==> flow/design.v <==
module Stage4(
input wire ExMem_Regwrite,
input wire ExMem_MemtoReg,
input wire ExMem_MemRead,
input wire ExMem_MemWrite,
input wire clk,
input wire rst_n,
input wire en_RdAdd,
input wire en_AluResbypass,
input wire en_ReadDataMem,
input wire en_MemtoReg,
input wire en_RegWrite,
input wire [N - 1:0] ExMem_AluResBypass,
input wire [N - 1:0] FromMem_ReadDataMem,
input wire [4:0] ExMem_RdAdd,
output wire MemWriteTOMem,
output wire EXMEMRegWrite,
output wire MemReadTOMem,
output wire MemWb_Regwrite,
output wire MemWb_MemtoReg,
output wire [N - 1:0] MemWb_ReadDataMem,
output wire [N - 1:0] MemWb_AluResBypass,
output wire [4:0] MemWb_RdAdd
);
parameter [31:0] N = 32;
  assign MemReadTOMem = ExMem_MemRead;
  assign MemWriteTOMem = ExMem_MemWrite;
  registerNbit #(
      .N(5))
  MemWbRegRdAdd(
      clk,
    rst_n,
    en_RdAdd,
    ExMem_RdAdd,
    MemWb_RdAdd);
  registerNbit #(
      .N(32))
  MemWbRegAluResBypass(
      clk,
    rst_n,
    en_AluResbypass,
    ExMem_AluResbypass,
    MemWb_AluResBypass);
  registerNbit #(
      .N(32))
  ExMemRegReadDataMem(
      clk,
    rst_n,
    en_ReadDataMem,
    FromMem_ReadDataMem,
    MemWb_ReadDataMem);
  ff_en ExMemFFRegWrite(
      clk,
    rst_n,
    en_RegWrite,
    ExMem_Regwrite,
    MemWb_Regwrite);
  assign ExMEMRegWrite = ExMem_Regwrite;
  ff_en ExMemFFMemTOReg(
      clk,
    rst_n,
    en_MemtoReg,
    ExMem_MemtoReg,
    MemWb_MemtoReg);
endmodule
module ff_en(
input wire clk,
input wire rst_n,
input wire en,
input wire a,
output reg b
);
  always @(posedge clk) begin
    if((rst_n == 1'b0)) begin
      b <= 1'b0;
    end
    else if((en == 1'b1)) begin
      b <= a;
    end
  end
endmodule
module registerNbit(
input wire clk,
input wire rst_n,
input wire enable,
input wire [N - 1:0] a,
output reg [N - 1:0] b
);
parameter [31:0] N = 32;
  always @(posedge clk) begin
    if((rst_n == 1'b0)) begin
      b <= {(((N - 1))-((0))+1){1'b0}};
    end
    else if((enable == 1'b1)) begin
      b <= a;
    end
  end
endmodule
# == Tool chain data of Stage4 ==
# What the tools print for Stage4, step after step.
# Line numbers count from 1 in the design file above.
# Library cell names are shortened.
# A cell with n/a has no value.
# setup
design,Stage4
clock,clk
library,sky130hd
corner,tt_025C_1v80

# == Word-level counts ==
# Source: Yosys, flattened and elaborated, memories not mapped. Widths are those after wreduce; folded enables and synchronous resets count as part of the registers. Registers that Yosys merges into a memory's read port (data or address) are not register bits. Print and check cells do not count. Equal cells are merged and count once.
# bits
regBits,40
elab_cells,5

# == Longest topological paths ==
# Yosys ltp: most cells in a row. Word level: on the elaborated netlist, between registers, memories and ports. Mapped: between sequential cells and ports; inverters and the memories' decode and read muxes count.
# logic_depth
depth_word,0
ABC_AREA,0
ltp_mapped,4

# == Mapped cells and area ==
# The flow's flattened synthesis, as Yosys stat reports it; memories are mapped. The netlist is that of the ABC_AREA named above (0 if unset); the other value can give another one.
# mapped
mapped_area_um2,1775.5
buffers,44
seqArea_um2,780.7
stdcells,162
ff_cells,39
# types
cell,count,area_total_um2
dfxtp_1,39,780.749
mux2i_1,39,390.374
buf_4,35,262.752
nor2b_1,39,243.984
buf_12,3,60.058
buf_2,3,15.014
buf_6,1,11.261
clkbuf_1,2,7.507
conb_1,1,3.754
# By module: a second synthesis without flattening, with its own total; a netlist apart from the flattened one above.
# hier_totals
cells_unflattened,232
area_unflattened_um2,2778.9
# Each row is one instance without its submodules.
# modules
module,n_cells,n_inst,area_um2
registerNbit #(N=32),103,2,1243.7
registerNbit #(N=5),16,1,192.7
ff_en,3,2,36.3
Stage4,4,1,26.3

# == Timing after synthesis ==
# Source: OpenSTA report_checks on the synthesized netlist (no wires, ideal clock, input and output delay 20% of the period each), path of least setup slack; recovery checks are left aside. Register names are those of the netlist, which keeps one name where synthesis merged equal registers.
# synth_timing
path_type,input -> register
startpoint,input en_ReadDataMem
endpoint,register ExMemRegReadDataMem.b[0]
n_path_buf,2
slack_ps,556
t_arrival_ps,758
required_time_ps,1314
path_stages,4
setup_ps,116
period_ps,1430
path_delay_ps,588
synth_period_reached_ps,874
# "path_delay_ps" = arrival - input delay + setup time.
# "path_stages" counts driving pins, that of a launching flip-flop among them; a cell with two outputs on the path counts twice.
# "synth_period_reached_ps" = period - worst setup slack (recovery checks aside). The figure is calculated, with input and output delays left at 20% of the set period.
# synth_between
path_cell_list,buf_6 -> buf_12 -> mux2i_1 -> nor2b_1
# synth_lines
item,line,text
from (decl),10,"input wire en_ReadDataMem,"
to (assign),92,b <= {(((N - 1))-((0))+1){1'b0}};
to (assign),95,b <= a;
to (decl),87,output reg [N - 1:0] b
# Chain of elaborated cells between the ends: none given.

# == Path in the finished layout ==
# Path of least setup slack in the final report of stored run 1 (OpenROAD, finished layout, wires in). Where an end is a register, its clock arrival counts in the times.
# The report prints the path's times to 10 ps; the period is as set.
# layout_timing
path_type,register -> output
startpoint,register ExMemRegReadDataMem.b[5]
endpoint,output MemWb_ReadDataMem[5]
required_time_ps,890
slack_ps,20
period_ps,1110
t_arrival_ps,870
path_stages,2
n_path_buf,1
# layout_between
path_cell_list,dfxtp_1 -> clkdlybuf4s15_1
elab_chain_len,0
cone_cells,0
lines_between,0
# layout_lines
item,line,text
from (decl),87,output reg [N - 1:0] b
from (assign),92,b <= {(((N - 1))-((0))+1){1'b0}};
from (assign),95,b <= a;
to (decl),21,"output wire [N - 1:0] MemWb_ReadDataMem,"

# 2 stored runs of Stage4 in the flow (synthesis by Yosys, layout by OpenROAD, sky130hd cells), in arbitrary order. Constraints: input delay and output delay 20% of the set period each, output load 0.01 pF.
# "clock_period_reached_ps" is the run's clock period less its worst setup slack. It is reckoned from that one timing run; input and output delays stay at 20% of the period that was set.
# "critical_path_time_ps" = time allowed to the worst setup path (clock period - input delay - output delay, where it has them) - its slack; a late launch clock adds to it, a late capture clock takes from it.
# "fin_power_mw" rests on the timing tool's default activity at the inputs, not on a simulated workload.
# "critical_path_time_ps" is given in steps of 10 ps.
# A setting shown as . is not set for that run.
run name,period_ns,CORE_UTILIZATION,PLACE_DENSITY_LB_ADDON,CELL_PAD_IN_SITES_DETAIL_PLACEMENT,ABC_AREA,CTS_CLUSTER_DIAMETER,CAP_MARGIN,MIN_ROUTING_LAYER,CORE_MARGIN,SLEW_MARGIN,SETUP_SLACK_MARGIN,HOLD_SLACK_MARGIN,CORE_ASPECT_RATIO,TNS_END_PERCENT,MAX_ROUTING_LAYER,clock_period_reached_ps,critical_path_time_ps,critical_path_kind,total_die_area_um2,final_setup_ws_ps,fin_power_mw,finalCellArea_um2,fin_hold_ws_ps,yosys_chip_area_um2
stored run 1,1.11,38,0.17,1,0,151,30,met1,2,20,.,.,.,.,.,1088,870,register -> output,5235.2,22,3.143,2468.6,444,1775.5
stored run 2,1.25,27,0.25,0,.,168,20,.,2,20,-0.05,0.02,0.62,85,met4,1158,910,register -> output,7258.9,92,2.777,2572.5,500,1775.5
