==> flow/design.v <==
module PC(
input wire clk,
input wire rst_n,
input wire enable,
input wire [N - 1:0] loadValue,
input wire [N - 1:0] a,
output reg [N - 1:0] b
);
parameter [31:0] N = 32;
  always @(posedge clk) begin
    if((rst_n == 1'b0)) begin
      b <= loadValue;
    end
    else if((enable == 1'b1)) begin
      b <= a;
    end
  end
endmodule
module incrementerBlock(
input wire [N - 1:0] in1,
output wire [N - 1:0] res
);
parameter [31:0] N = 30;
wire [N - 2:0] connection;
  assign res[0] =  ~(in1[0]);
  assign connection[0] = in1[0];
  genvar I;
  generate for (I=1; I <= N - 2; I = I + 1) begin: genSubBlock
      incrementerSubBlock subBlock(
          in1[I],
      connection[I - 1],
      res[I],
      connection[I]);
  end
  endgenerate
  assign res[N - 1] = in1[N - 1] ^ connection[N - 2];
endmodule
module incrementerSubBlock(
input wire in1,
input wire in2,
output wire res,
output wire cout
);
  assign res = in1 ^ in2;
  assign cout = in1 & in2;
endmodule
module mux2to1Nbit(
input wire [N - 1:0] A,
input wire [N - 1:0] B,
input wire s,
output reg [N - 1:0] Z
);
parameter [31:0] N = 32;
  always @(a, b, S) begin
    case(S)
    1'b0 : begin
      Z <= A;
    end
    1'b1 : begin
      Z <= B;
    end
    default : begin
      Z <= A;
    end
    endcase
  end
endmodule
module registerNbit(
input wire clk,
input wire rst_n,
input wire enable,
input wire [N - 1:0] a,
output reg [N - 1:0] b
);
parameter [31:0] N = 32;
  always @(posedge clk) begin
    if((rst_n == 1'b0)) begin
      b <= {(((N - 1))-((0))+1){1'b0}};
    end
    else if((enable == 1'b1)) begin
      b <= a;
    end
  end
endmodule
module stage1(
input wire CLK,
input wire RSTN,
input wire EN_PC,
input wire EN_PIPE_PC,
input wire EN_PIPE_Instruction,
input wire selJump,
input wire [N - 3:0] loadValue,
input wire [N - 1:0] outMemInstruction,
input wire [N - 3:0] targetAddJump,
output wire [N - 1:0] outPC,
output wire [N - 1:0] outMemInstructionPipe,
output wire [N - 3:0] outPipeRegPC
);
parameter [31:0] N=32;
wire [N - 3:0] targetAddress;   
wire [N - 3:0] targetAddressSeq;   
wire [N - 3:0] targetAddPC;   
wire [N - 3:0] out_PC;
  PC #(
      .N(30))
  ProgramCounter(
      CLK,
    RSTN,
    EN_PC,
    loadValue,
    targetAddress,
    targetAddPC);
  assign out_PC = targetAddPC;
  assign outPC = {out_PC,1'b0,1'b0};
  mux2to1Nbit #(
      .N(30))
  Mux(
      targetAddressSeq,
    targetAddJump,
    selJump,
    targetAddress);
  incrementerBlock #(
      .N(30))
  Incrementer(
      out_pc,
    targetAddressSeq);
  registerNbit #(
      .N(30))
  IF_ID_PC(
      CLK,
    RSTN,
    EN_PIPE_PC,
    out_pc,
    outPipeRegPC);
  registerNbit #(
      .N(32))
  IF_ID_instruction(
      CLK,
    RSTN,
    EN_PIPE_Instruction,
    outMemInstruction,
    outMemInstructionPipe);
endmodule
-- Reports on stage1
Tool output for the design above, in the order of the flow.
Line numbers count from 1 in the design file above.
A cell with -- has no value.
- top module: stage1
- clock: CLK
- cell library: sky130hd
- corner: tt_025C_1v80

-- Word-level counts
Source: Yosys, flattened and elaborated, memories not mapped. Widths are those after wreduce. Registers that Yosys merges into a memory's read port (data or address) are not register bits. Print and check cells do not count. Equal cells are merged and count once.
- flip-flop bits (word level) at 63
- noted latch bits: 0
- noted RAM bits: 0
- noted ROM bits: 0
- clocked read ports x word width at 0
- noted memories kept: 0
- noted input bits: 98
- output and inout port bits: 94
- cells after elaboration: 9
- add/subtract/negate cells: 0
- multipliers: 0
- div/mod/pow operators: 0
- order comparisons at 0
- equal/unequal tests: 1
- noted shift operators: 0
- multiplexer cells: 3
- bitwise gates (word level) at 2
- reduce/logical cells: 0
- operators by type and width (kind ; number):
    parallel mux 30 bit (select 2 bit) ; 1
    2-to-1 mux 30 bit ; 2
    NOT 1 bit ; 2
    != test 2 x 1 -> 1 bit with constant B ; 1

-- Depth
Depth = most cells in a row (Yosys ltp): at word level without a register or memory, in the mapped netlist without a sequential cell, where the memories' decode and read muxes count.
- depth in word-level cells: 4
- ABC_AREA at 0
- gate-level depth with buffers at 4
- mapped depth without buffers at 2

-- Synthesis result
Yosys stat after the flow's synthesis: flattened, memories mapped to cells. It holds for the ABC_AREA given above (unset counts as 0); a run with the other value may have another netlist.
- cell types (cell ; number ; total area (sq um)):
    sky130_fd_sc_hd__edfxtp_1 ; 30 ; 900.864
    sky130_fd_sc_hd__dfxtp_1 ; 32 ; 640.614
    sky130_fd_sc_hd__nor2b_1 ; 61 ; 381.616
    sky130_fd_sc_hd__mux2i_1 ; 32 ; 320.307
    sky130_fd_sc_hd__buf_4 ; 32 ; 240.23
    sky130_fd_sc_hd__buf_12 ; 3 ; 60.058
    sky130_fd_sc_hd__buf_2 ; 3 ; 15.014
    sky130_fd_sc_hd__buf_6 ; 1 ; 11.261
    sky130_fd_sc_hd__clkbuf_1 ; 3 ; 11.261
    sky130_fd_sc_hd__and2b_1 ; 1 ; 7.507
    sky130_fd_sc_hd__or2b_1 ; 1 ; 7.507
    sky130_fd_sc_hd__conb_1 ; 1 ; 3.754
- mapped cells at 200
- mapped area: 0.0026 sq mm
- noted sequential area: 0.0015415 sq mm
- noted flip-flop cells: 62
- noted buffers: 42
By module: a second synthesis without flattening, with its own total; a netlist apart from the flattened one above.
- cell total of the unflattened synthesis: 327
- area (unflattened synthesis) at 0.0043004 sq mm
Rows give one instance, submodules left out.
- modules (module ; instances ; cells ; area (sq mm) ; sequential area (sq mm)):
    PC #(N=30) ; 1 ; 64 ; 0.0012787 ; 0.0009009
    registerNbit #(N=32) ; 1 ; 103 ; 0.0012437 ; 0.0006406
    registerNbit #(N=30) ; 1 ; 97 ; 0.0011711 ; 0.0006006
    incrementerSubBlock ; 28 ; 1 ; 0.0000125 ; 0
    mux2to1Nbit #(N=30) ; 1 ; 30 ; 0.0002252 ; 0
    stage1 ; 1 ; 3 ; 0.0000188 ; 0
    incrementerBlock #(N=30) ; 1 ; 2 ; 0.0000125 ; 0

-- Path before layout
Path of least setup slack by OpenSTA after synthesis, without wires, with an ideal clock, recovery checks aside; 20% of the period is set as input and as output delay. Where synthesis merged equal registers, the netlist keeps one of their names.
- path type: input -> register
- start: input port RSTN
- end: register ProgramCounter.b[0]
- noted clock period: 1.43 ns
- external input delay: 0.286 ns
- setup time at 0.388 ns
- time at the first pin at 0.286 ns
- noted arrival: 1.029 ns
- required time: 1.042 ns
- noted slack: 0.013 ns
- noted delay of the path: 1.131 ns
- driving pins on the path: 1
- buffers on the path at 0
- period reached after synthesis: 1.417 ns
"delay of the path" is the arrival time less input delay plus setup time.
"driving pins on the path": output pins that drive a net of the path, with the launching flip-flop's if there is one; two outputs of one cell count as two.
"period reached after synthesis" is the clock period less the worst setup slack; recovery checks do not enter. This is arithmetic on one report: input and output delays are still those of the set period (20% each).
Between the ends stands the longest chain of elaborated cells between them, by number of cells; it is not shown to be the way that was timed. Of several equally long chains one is given.
A line is the first line of the expression or statement that the cell stems from. Yosys adds cells for indexed reads and writes and turns some case tables into memories.
Only ways into the end's enable, where the timed path ends, are counted here.
- cell sequence: sky130_fd_sc_hd__or2b_1
- cells in the longest elaborated chain at 1
- noted elaborated cells between the ends (all ways): 1
- source lines of those cells at 0
- classes of those cells: eq/ne (1)
- ends and longest elaborated chain, post-synthesis (what ; RTL line ; RTL):
    start, declared ; 87 ; input wire RSTN,
    != test 2 x 1 -> 1 bit ; -- ;
    end, assigned ; 12 ; b <= loadValue;
    end, assigned ; 15 ; b <= a;
    end, declared ; 7 ; output reg [N - 1:0] b

-- Path in the finished layout
From the final timing report of entry B: the path of least setup slack in the routed layout; clock arrival at registers is part of the times.
- path type: register -> output
- start: register IF_ID_instruction.b[9]
- end: output port outMemInstructionPipe[9]
- noted clock period: 2.69 ns
- noted external output delay: 0.54 ns
- time at the first pin at 0.32 ns
- noted arrival: 1.22 ns
- required time: 2.15 ns
- noted slack: 0.93 ns
- driving pins on the path: 2
- buffers on the path at 1
- cell sequence: sky130_fd_sc_hd__dfxtp_1 -> sky130_fd_sc_hd__clkdlybuf4s50_1
- cells in the longest elaborated chain at 0
- noted elaborated cells between the ends (all ways): 0
- source lines of those cells at 0
- ends and longest elaborated chain, post-layout (what ; RTL line ; RTL):
    start, declared ; 73 ; output reg [N - 1:0] b
    start, assigned ; 78 ; b <= {(((N - 1))-((0))+1){1'b0}};
    start, assigned ; 81 ; b <= a;
    end, declared ; 96 ; output wire [N - 1:0] outMemInstructionPipe,

Lab notebook: stage1

Design stage1 on sky130hd. What follows are 2 stored runs of the flow, each under its own settings; their order means nothing. The constraints put input and output delay at 20% of the set period each and load the outputs with 0.01 pF.
"reached clock period" means the clock period less the worst setup slack. The figure is calculated, with input and output delays left at 20% of the set period.
By "worst setup path time" is meant the share of the clock period that the worst setup path is allowed (20% is reserved at inputs, 20% at outputs), minus its slack. Clock arrival times at its registers enter into it.
"power consumption" is the tool's figure for a default switching activity; nothing was simulated.

Entry A
Settings were period_ns = 2.0; CORE_UTILIZATION = 52; SETUP_SLACK_MARGIN = 0.25; PLACE_DENSITY_LB_ADDON = 0.1; CORE_ASPECT_RATIO = 1.51; CORE_MARGIN = 5; CELL_PAD_IN_SITES_DETAIL_PLACEMENT = 1; CTS_CLUSTER_DIAMETER = 78; CAP_MARGIN = 20; SLEW_MARGIN = 25; MAX_ROUTING_LAYER = met4
- did not finish, placement stopped with DPL-0033

Entry B
Settings were period_ns = 2.69; CORE_UTILIZATION = 31; PLACE_DENSITY_LB_ADDON = 0.23; CELL_PAD_IN_SITES_DETAIL_PLACEMENT = 2; ABC_AREA = 0; CTS_CLUSTER_DIAMETER = 150; MAX_ROUTING_LAYER = met5; CAP_MARGIN = 20; CORE_MARGIN = 2; SLEW_MARGIN = 20
- final utilization at 0.488
- power consumption at 2.276 mW
- final setup TNS: 0.000 ns
- die size: 0.0091355 sq mm
- noted the area of the standard cells in the finished layout: 0.0039888 sq mm
- noted the post-route worst hold slack: 0.519 ns
- noted the area of the synthesized netlist: 0.0026 sq mm
- reached clock period: 1.757 ns
- noted the setup slack of the worst path: 0.933 ns
- noted the worst setup path time: 1.22 ns
- class of the worst setup path: register -> output
